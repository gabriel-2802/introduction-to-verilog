==> flow/design.v <==
module task0(
    output wire o_w_out,
    input wire[1:0] i_w_sel,
    input wire i_w_in1,
    input wire i_w_in2,
    input wire i_w_clk,
    input wire i_w_reset
);
    reg l_r_out;
    always@(posedge i_w_clk) begin
        if (i_w_reset) begin
            l_r_out <= 0;
        end else begin
            case (i_w_sel)
                0: l_r_out <= i_w_in1 ^ i_w_in2;
                1: l_r_out <= ~(i_w_in1 & i_w_in2);
                2: l_r_out <= i_w_in1 | i_w_in2;
                3: l_r_out <= i_w_in1 & i_w_in2;
                default: l_r_out <= 1'b0;
            endcase
        end
    end
    assign o_w_out = l_r_out;
endmodule
`timescale 1ns / 1ps
module task2(
    output wire o_w_out,
    input wire i_w_in,
    input wire i_w_clk,
    input wire i_w_reset,
    input wire[4:0] i_w_sel
);
    reg[31:0] l_r_counter;
    reg l_r_button;
    always @(posedge i_w_clk) begin
        if(i_w_reset) begin
        	l_r_counter <= 0;
        	l_r_button <= 0;
        end else begin
        	if (i_w_in == l_r_button) begin
        	   l_r_counter <= 0;
        	end else begin
        	   if (l_r_counter[i_w_sel] == 1'b1) begin
        	       l_r_button <= ~l_r_button;
        	       l_r_counter <= 0;
        	   end else begin
        	       l_r_counter <= l_r_counter + 1;
        	   end
        	end
        end
    end
    assign o_w_out = l_r_button;
endmodule
module task3(
    output wire o_w_out,
    input wire[1:0] i_w_sel,
    input wire i_w_in1,
    input wire i_w_in2,
    input wire i_w_clk,
    input wire i_w_reset,
    input wire[4:0] i_w_prescaler
);
     wire l_w_in1;
     wire l_w_in2;
     task0 l_m_task0(
       .o_w_out(o_w_out),
       .i_w_sel(i_w_sel),
       .i_w_clk(i_w_clk),
       .i_w_reset(i_w_reset),
       .i_w_in1(l_w_in1),
       .i_w_in2(l_w_in2)
     );
     task2  l_m_task2_1(
       .o_w_out(l_w_in1),
       .i_w_clk(i_w_clk),
       .i_w_reset(i_w_reset),
       .i_w_in(i_w_in1),
       .i_w_sel(i_w_prescaler)
     );
     task2  l_m_task2_2(
       .o_w_out(l_w_in2),
       .i_w_clk(i_w_clk),
       .i_w_reset(i_w_reset),
       .i_w_in(i_w_in2),
       .i_w_sel(i_w_prescaler)
     );
endmodule
== Tool chain data of task3 ==
The steps from the RTL of task3 to its reports follow in flow order.
Lines are those of the file above, counted from 1.
Library cell names are shortened.
Not given: --

* Top module: task3
* Clock input: i_w_clk
* Standard-cell library: sky130hd
* Library corner: tt_025C_1v80

== Elaborated design ==
Counts by Yosys on the flattened word-level netlist (proc, flatten, opt, wreduce; memories kept). Register bits leave out memories and registers merged into their read ports (data or address); mux counts leave out enables and synchronous resets folded into registers. Print and check cells are left out. Cells with the same type and inputs are merged into one.

* Bitwise gates (word level): 8
* Shift-type cells: 2
* Multiplexer cells: 1
* Add/subtract/negate cells: 2
* Reduce/logical cells: 5
* Equality and inequality tests: 5

{| class="wikitable"
|+ Operators by type and width
! operator !! count
|-
| adder 32 x 1 -> 32 bit (second input constant) || 2
|-
| variable part select 32 x 5 -> 1 bit || 2
|-
| OR reduction 3 bit || 2
|-
| inverter 1 bit || 5
|-
| == test 2 bit (second input constant) || 2
|-
| AND reduction 2 bit || 2
|-
| case mux 1 bit (select 4 bit) || 1
|-
| == test 1 bit || 2
|-
| == test 2 x 1 -> 1 bit (second input constant) || 1
|-
| logical NOT 2 bit || 1
|-
| bitwise AND 1 bit || 1
|-
| OR 1 bit || 1
|-
| XOR 1 bit || 1
|}

* Register bits: 67
* Word-level cells: 28

== Depth ==
Depth = most cells in a row (Yosys ltp): at word level without a register or memory, in the mapped netlist without a sequential cell, where the memories' decode and read muxes count.

* Depth in word-level cells: 3
* ABC_AREA: 0
* Gate-level depth with buffers: 8

== After synthesis ==
Yosys stat after the flow's synthesis: flattened, memories mapped to cells. It holds for the ABC_AREA given above (unset counts as 0); a run with the other value may have another netlist.
The area totals of this step are shown rounded.

{| class="wikitable"
|+ Cells by type
! cell !! count !! area in all (um^2)
|-
| dfxtp_1 || 67 || 1.34E+03
|-
| mux2i_1 || 34 || 340.326
|-
| xnor2_1 || 32 || 280.269
|-
| nor2_1 || 71 || 266.506
|-
| xor2_1 || 23 || 201.443
|-
| a22oi_1 || 16 || 120.115
|-
| nand3_1 || 19 || 95.091
|-
| buf_6 || 8 || 90.086
|-
| nand4_1 || 12 || 75.072
|-
| a21oi_1 || 13 || 65.062
|-
| nand2_1 || 17 || 63.811
|-
| and3_1 || 10 || 62.56
|-
| nand2b_1 || 9 || 56.304
|-
| o41ai_4 || 2 || 55.053
|-
| and4_1 || 6 || 52.55
|-
| nand3_4 || 3 || 52.55
|-
| ha_1 || 4 || 50.048
|-
| nor4_1 || 8 || 50.048
|}

Not listed: further types 17, cells in them 57.

* Standard cells after synthesis: 411
* Cell area after synthesis: 0.0037 mm^2
* Flip-flops: 67

By module: a second synthesis without flattening, with its own total; a netlist apart from the flattened one above.

* Cell total of the unflattened synthesis: 421
* Area total of the unflattened synthesis: 0.0037 mm^2

Each row is one instance without its submodules.

{| class="wikitable"
|+ Modules
! module !! area (mm^2) !! cells !! instances
|-
| task2 || 0.0018 || 205 || 2
|-
| task0 || 0.000094 || 11 || 1
|-
| task3 || 0 || 0 || 1
|}

== Path before layout ==
OpenSTA on the mapped netlist: ideal clock, no wires. The path of least setup slack (recovery checks aside). Input and output delay are each 20% of the period. Register names are those of the netlist, which keeps one name where synthesis merged equal registers.

* Path type: in2reg
* From: input i_w_prescaler[1]
* To: register l_m_task2_1.l_r_counter[29]
* Path delay: 1.533 ns
* Time at the first pin: 0.454 ns
* Data arrival time: 1.865 ns
* Buffers on the path: 3
* Data required time: 2.148 ns
* Setup slack: 0.283 ns
* Library setup time: 0.122 ns
* Driving pins on the path: 8
* Input delay: 0.454 ns
* Period: 2.27 ns
* Synthesis period reached: 1.987 ns

"path delay" is the arrival time less input delay plus setup time.
"driving pins on the path" counts driving pins, that of a launching flip-flop among them; a cell with two outputs on the path counts twice.
"synthesis period reached" is the clock period less the worst setup slack; recovery checks do not enter. This is arithmetic on one report: input and output delays are still those of the set period (20% each).
Between the ends stands the longest chain of elaborated cells between them, by number of cells; it is not shown to be the way that was timed. Of several equally long chains one is given.
Each line given opens the expression or statement behind the cell; cells for indexed reads and writes are added by Yosys, which also makes memories of some case tables.
A register here has more assigning lines than the two given.

* Path through: buf_4 buf_8 mux2i_1 a22oi_1 a21oi_1 o41ai_4 buf_6 a21oi_1
* Length of the longest elaborated chain: 2
* Elaborated cells on any way between the ends: 2

{| class="wikitable"
|+ Ends and longest elaborated chain, post-synthesis
! item !! RTL line !! text
|-
| from (decl) || 61 || <nowiki>input wire[4:0] i_w_prescaler</nowiki>
|-
| variable part select 32 x 5 -> 1 bit || 43 || <nowiki>if (l_r_counter[i_w_sel] == 1'b1) begin</nowiki>
|-
| OR reduction 3 bit || -- ||
|-
| to (assign) || 41 || <nowiki>l_r_counter <= 0;</nowiki>
|-
| to (assign) || 47 || <nowiki>l_r_counter <= l_r_counter + 1;</nowiki>
|-
| to (decl) || 33 || <nowiki>reg[31:0] l_r_counter;</nowiki>
|}

== Timing after layout ==
Path of least setup slack in the final report of flow run 1 (OpenROAD, finished layout, wires in). Where an end is a register, its clock arrival counts in the times.

* Path type: in2reg
* From: input i_w_prescaler[1]
* To: register l_m_task2_2.l_r_counter[28]
* Data required time: 2.58 ns
* Time at the first pin: 0.47 ns
* Library setup time: 0.11 ns
* Period: 2.35 ns
* Data arrival time: 2.14 ns
* Input delay: 0.47 ns
* Setup slack: 0.44 ns
* Driving pins on the path: 11
* Buffers on the path: 6

Between the ends stands the longest chain of elaborated cells between them, by number of cells; it is not shown to be the way that was timed. Of several equally long chains one is given.
A register here has more assigning lines than the two given.

* Path through: buf_12 buf_12 buf_12 mux2i_1 a22oi_2 a21oi_2 o41ai_4 buf_4 buf_4 buf_12 nor2_1
* Length of the longest elaborated chain: 2
* Elaborated cells on any way between the ends: 2

{| class="wikitable"
|+ Ends and longest elaborated chain, after layout
! item !! RTL line !! text
|-
| from (decl) || 61 || <nowiki>input wire[4:0] i_w_prescaler</nowiki>
|-
| variable part select 32 x 5 -> 1 bit || 43 || <nowiki>if (l_r_counter[i_w_sel] == 1'b1) begin</nowiki>
|-
| OR reduction 3 bit || -- ||
|-
| to (assign) || 41 || <nowiki>l_r_counter <= 0;</nowiki>
|-
| to (assign) || 47 || <nowiki>l_r_counter <= l_r_counter + 1;</nowiki>
|-
| to (decl) || 33 || <nowiki>reg[31:0] l_r_counter;</nowiki>
|}

Add stored flow runs of task3

2 stored runs of task3 in the flow (synthesis by Yosys, layout by OpenROAD, sky130hd cells), in arbitrary order. Constraints: input delay and output delay 20% of the set period each, output load 0.01 pF.
"achieved clock period" = clock period - worst setup slack. The figure is calculated, with input and output delays left at 20% of the set period.
By "worst setup path time" is meant the share of the clock period that the worst setup path is allowed (20% is reserved at inputs, 20% at outputs), minus its slack. Clock arrival times at its registers enter into it.
"power": no workload was simulated; the value follows from the tool's default switching activity.
The results are shown rounded.

Flow run 1
==> flow/run.sh <==
#!/bin/bash
# the make line also repeats the synthesis and layout settings of config.mk as NAME=value (left out here)
make -C /OpenROAD-flow-scripts/flow DESIGN_CONFIG=/design/flow/config.mk WORK_HOME=/design/flow/orfs CLKGATE_MAP_FILE= finish
==> flow/config.mk <==
export PLATFORM = sky130hd
export DESIGN_NAME = task3
export DESIGN_NICKNAME = task3
export VERILOG_FILES = /design/flow/design.v
export SDC_FILE = /design/flow/constraint.sdc
export NUM_CORES = 4
export LEC_CHECK = 0
export CAP_MARGIN = 20
export CORE_MARGIN = 2
export CORE_UTILIZATION = 22
export CTS_CLUSTER_SIZE = 61
export GPL_ROUTABILITY_DRIVEN = 0
export MIN_ROUTING_LAYER = met2
export PLACE_DENSITY_LB_ADDON = 0.02
export SETUP_SLACK_MARGIN = 0.61
export SLEW_MARGIN = 20
export TNS_END_PERCENT = 10
==> flow/constraint.sdc <==
create_clock -name core_clock -period 2.35 [get_ports {i_w_clk}]
set_input_delay 0.4700 -clock core_clock [delete_from_list [all_inputs] [get_ports {i_w_clk}]]
set_output_delay 0.4700 -clock core_clock [all_outputs]
set_load 0.01 [all_outputs]

==> results of flow run 1 <==
chip area after synthesis (Yosys): 0.0037 mm^2
die area: 0.018 mm^2
standard-cell area of the final layout: 0.0051 mm^2
utilization: 31 %
worst setup slack after layout: 0.44 ns
total negative slack: 0.000 ns
worst hold slack: 0.45 ns
power: 2800 uW
achieved clock period: 1.907 ns
worst setup path time: 1.44 ns
worst setup path kind: in2reg

Flow run 2
==> flow/run.sh <==
#!/bin/bash
# the make line also repeats the synthesis and layout settings of config.mk as NAME=value (left out here)
make -C /OpenROAD-flow-scripts/flow DESIGN_CONFIG=/design/flow/config.mk WORK_HOME=/design/flow/orfs CLKGATE_MAP_FILE= finish
==> flow/config.mk <==
export PLATFORM = sky130hd
export DESIGN_NAME = task3
export DESIGN_NICKNAME = task3
export VERILOG_FILES = /design/flow/design.v
export SDC_FILE = /design/flow/constraint.sdc
export NUM_CORES = 4
export LEC_CHECK = 0
export ABC_AREA = 1
export CAP_MARGIN = 25
export CORE_ASPECT_RATIO = 0.79
export CORE_MARGIN = 2
export CORE_UTILIZATION = 63
export CTS_CLUSTER_SIZE = 73
export PLACE_DENSITY_LB_ADDON = 0.02
export SLEW_MARGIN = 20
==> flow/constraint.sdc <==
create_clock -name core_clock -period 2.19 [get_ports {i_w_clk}]
set_input_delay 0.4380 -clock core_clock [delete_from_list [all_inputs] [get_ports {i_w_clk}]]
set_output_delay 0.4380 -clock core_clock [all_outputs]
set_load 0.01 [all_outputs]

==> results of flow run 2 <==
chip area after synthesis (Yosys): 0.0043 mm^2
die area: 0.0074 mm^2
standard-cell area of the final layout: 0.0047 mm^2
utilization: 72 %
worst setup slack after layout: 0.22 ns
total negative slack: 0.000 ns
worst hold slack: 0.46 ns
power: 2400 uW
achieved clock period: 1.970 ns
worst setup path time: 1.53 ns
worst setup path kind: in2reg
