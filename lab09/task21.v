==> flow/design.v <==
`timescale 1ns / 1ps
module task21(
    output	wire	[15:0]	o_w_data,     
	input	wire	[7:0]	i_w_address,  
	input	wire	i_w_clk
);
    localparam NONE_OPERATION  = 5'd0;
    localparam AND_OPERATION   = 5'd1;
    localparam XOR_OPERATION   = 5'd2;
    localparam OR_OPERATION    = 5'd3;
    localparam NEG_OPERATION   = 5'd4;
    localparam ADD_OPERATION   = 5'd5;
    localparam SUB_OPERATION   = 5'd6;
    localparam MUL_OPERATION   = 5'd7;
    localparam DIV_OPERATION   = 5'd8;
    localparam MOD_OPERATION   = 5'd9;
    reg [15:0] l_r_data;
	always @(negedge i_w_clk) begin
		case (i_w_address)
            8'd0:    l_r_data = {1'b1, MUL_OPERATION,    5'd1, 5'd10};
            8'd1:    l_r_data = {1'b1, MUL_OPERATION,    5'd2, 5'd10};
            8'd2:    l_r_data = {1'b1, MUL_OPERATION,    5'd3, 5'd10};
            8'd3:    l_r_data = {1'b1, MUL_OPERATION,    5'd1, 5'd10};
            8'd4:    l_r_data = {1'b1, MUL_OPERATION,    5'd2, 5'd10};
            8'd5:    l_r_data = {1'b1, MUL_OPERATION,    5'd1, 5'd10};
            8'd6:    l_r_data = {1'b1, ADD_OPERATION,    5'd0, 5'd1};
            8'd7:    l_r_data = {1'b1, ADD_OPERATION,    5'd0, 5'd2};
            8'd8:    l_r_data = {1'b1, ADD_OPERATION,    5'd0, 5'd3};
            8'd9:    l_r_data = {1'b1, ADD_OPERATION,    5'd0, 5'd4}; 
			default:	l_r_data =  {1'b0, NONE_OPERATION,	5'd0, 5'd0};
		endcase
	end
    assign o_w_data = l_r_data;
endmodule
# --- From RTL to reports: task21 ---
# Tool output for the design above, in the order of the flow.
# Lines are those of the file above, counted from 1.
# Operators carry their Yosys type and port widths (W data, S select, Z words).
setup:
  top: "task21"
  clk_port: "i_w_clk"
  lib: "sky130hd"
  lib_corner: "tt_025C_1v80"

# --- Elaborated design ---
# Source: Yosys, flattened and elaborated, memories not mapped. Widths are those after wreduce; folded enables and synchronous resets count as part of the registers. Registers that Yosys merges into a memory's read port (data or address) are not register bits. Print and check cells do not count. Equal cells are merged and count once.
# Yosys's memory passes give these memory sizes; they may raise the number of words (mostly to a power of two), join words into wider ones and drop unused or constant bits.
bits:
  inputBits: 9
  output_inout_bits: 16
  clocked_rd_ports_x_width: 10
  mem_count: 1
  word_cells: 4
  reg_bits: 16
  rom_bits: 160
mem_list:
  columns: ["name", "size", "word_bits", "read_ports", "write_ports", "line_no", "rtl"]
  rows:
  - ["(no name shown)", 16, 10, 1, 0, 19, "case (i_w_address)"]
op_classes:
  n_reduce_logical: 2
ops:
  columns: ["op", "n"]
  rows:
  - ["$logic_not A4 Y1", 1]
  - ["$logic_not A1 Y1", 1]

# --- Logic depth ---
# Longest topological path by Yosys (ltp), each cell counted once; first at word level (registers and memories cut), then after technology mapping (sequential cells cut; the memories' decode and read muxes count).
depth:
  depth_word: 2
  abc_area: 0
  mapped_depth: 5
  depth_no_buf: 5

# --- After synthesis ---
# Source: synth_stat.txt of the flow (Yosys; design flattened, memories mapped). It holds for the ABC_AREA given above (unset counts as 0); a run with the other value may have another netlist.
# The area totals of this step are shown rounded.
synth_totals:
  seqArea_um2: 140
  ffs: 7
  mapped_cells: 45
  mapped_area_um2: 420
  buf_cells: 12
by_type:
  columns: ["cell_type", "n", "area_total_um2"]
  rows:
  - ["sky130_fd_sc_hd__dfxtp_1", 7, 140.134]
  - ["sky130_fd_sc_hd__buf_4", 9, 67.565]
  - ["sky130_fd_sc_hd__ha_1", 4, 50.048]
  - ["sky130_fd_sc_hd__nor3_2", 3, 30.029]
  - ["sky130_fd_sc_hd__o22a_1", 2, 17.517]
  - ["sky130_fd_sc_hd__a211oi_2", 1, 12.512]
  - ["sky130_fd_sc_hd__buf_6", 1, 11.261]
  - ["sky130_fd_sc_hd__inv_1", 3, 11.261]
  - ["sky130_fd_sc_hd__nand2_1", 3, 11.261]
  - ["sky130_fd_sc_hd__nor2_1", 3, 11.261]
  - ["sky130_fd_sc_hd__or4_4", 1, 11.261]
  - ["sky130_fd_sc_hd__a21oi_1", 2, 10.01]
  - ["sky130_fd_sc_hd__mux2i_1", 1, 10.01]
  - ["sky130_fd_sc_hd__clkbuf_1", 2, 7.507]
  - ["sky130_fd_sc_hd__nor2b_1", 1, 6.256]
  - ["sky130_fd_sc_hd__or2_2", 1, 6.256]
  - ["sky130_fd_sc_hd__conb_1", 1, 3.754]

==> runs of task21 <==
Measured data: module task21, platform sky130hd, 2 stored runs of the flow under differing settings, order arbitrary. Input and output delays are each 20% of the period that was set; the output load is 0.01 pF.
By "power_mw" is meant OpenSTA's value without simulated activity: inputs other than the clock are taken to toggle once in ten clock periods, and the tool carries that through the logic.
Measured values are rounded.

--- flow run A ---
==> flow/run.sh <==
#!/bin/bash
# the make line also repeats the synthesis and layout settings of config.mk as NAME=value (left out here)
make -C /OpenROAD-flow-scripts/flow DESIGN_CONFIG=/design/flow/config.mk WORK_HOME=/design/flow/orfs CLKGATE_MAP_FILE= finish
==> flow/config.mk <==
export PLATFORM = sky130hd
export DESIGN_NAME = task21
export DESIGN_NICKNAME = task21
export VERILOG_FILES = /design/flow/design.v
export SDC_FILE = /design/flow/constraint.sdc
export NUM_CORES = 4
export LEC_CHECK = 0
export CAP_MARGIN = 40
export CELL_PAD_IN_SITES_GLOBAL_PLACEMENT = 0
export CORE_MARGIN = 7
export CORE_UTILIZATION = 55
export GPL_ROUTABILITY_DRIVEN = 0
export PLACE_DENSITY_LB_ADDON = 0.01
export SLEW_MARGIN = 20
==> flow/constraint.sdc <==
create_clock -name core_clock -period 3.67 [get_ports {i_w_clk}]
set_input_delay 0.7340 -clock core_clock [delete_from_list [all_inputs] [get_ports {i_w_clk}]]
set_output_delay 0.7340 -clock core_clock [all_outputs]
set_load 0.01 [all_outputs]

==> results, as YAML <==
outcome: "not finished: floorplanning ended with error PDN-0185"

--- flow run B ---
==> flow/run.sh <==
#!/bin/bash
# the make line also repeats the synthesis and layout settings of config.mk as NAME=value (left out here)
make -C /OpenROAD-flow-scripts/flow DESIGN_CONFIG=/design/flow/config.mk WORK_HOME=/design/flow/orfs CLKGATE_MAP_FILE= finish
==> flow/config.mk <==
export PLATFORM = sky130hd
export DESIGN_NAME = task21
export DESIGN_NICKNAME = task21
export VERILOG_FILES = /design/flow/design.v
export SDC_FILE = /design/flow/constraint.sdc
export NUM_CORES = 4
export LEC_CHECK = 0
export CAP_MARGIN = 20
export CORE_MARGIN = 4
export CORE_UTILIZATION = 19
export CTS_CLUSTER_DIAMETER = 202
export GPL_TIMING_DRIVEN = 1
export MIN_ROUTING_LAYER = met1
export PLACE_DENSITY_LB_ADDON = 0.29
export SETUP_SLACK_MARGIN = 0.77
export SLEW_MARGIN = 10
export TNS_END_PERCENT = 85
==> flow/constraint.sdc <==
create_clock -name core_clock -period 3.68 [get_ports {i_w_clk}]
set_input_delay 0.7360 -clock core_clock [delete_from_list [all_inputs] [get_ports {i_w_clk}]]
set_output_delay 0.7360 -clock core_clock [all_outputs]
set_load 0.01 [all_outputs]

==> results, as YAML <==
results:
  utilization_pct: 32
  power_mw: 0.20
  die_area_um2: 3000
  worstSetupSlack_ns: 0.35
  timing.setup.tns_ns: 0.000
  synth_chip_area_um2: 420
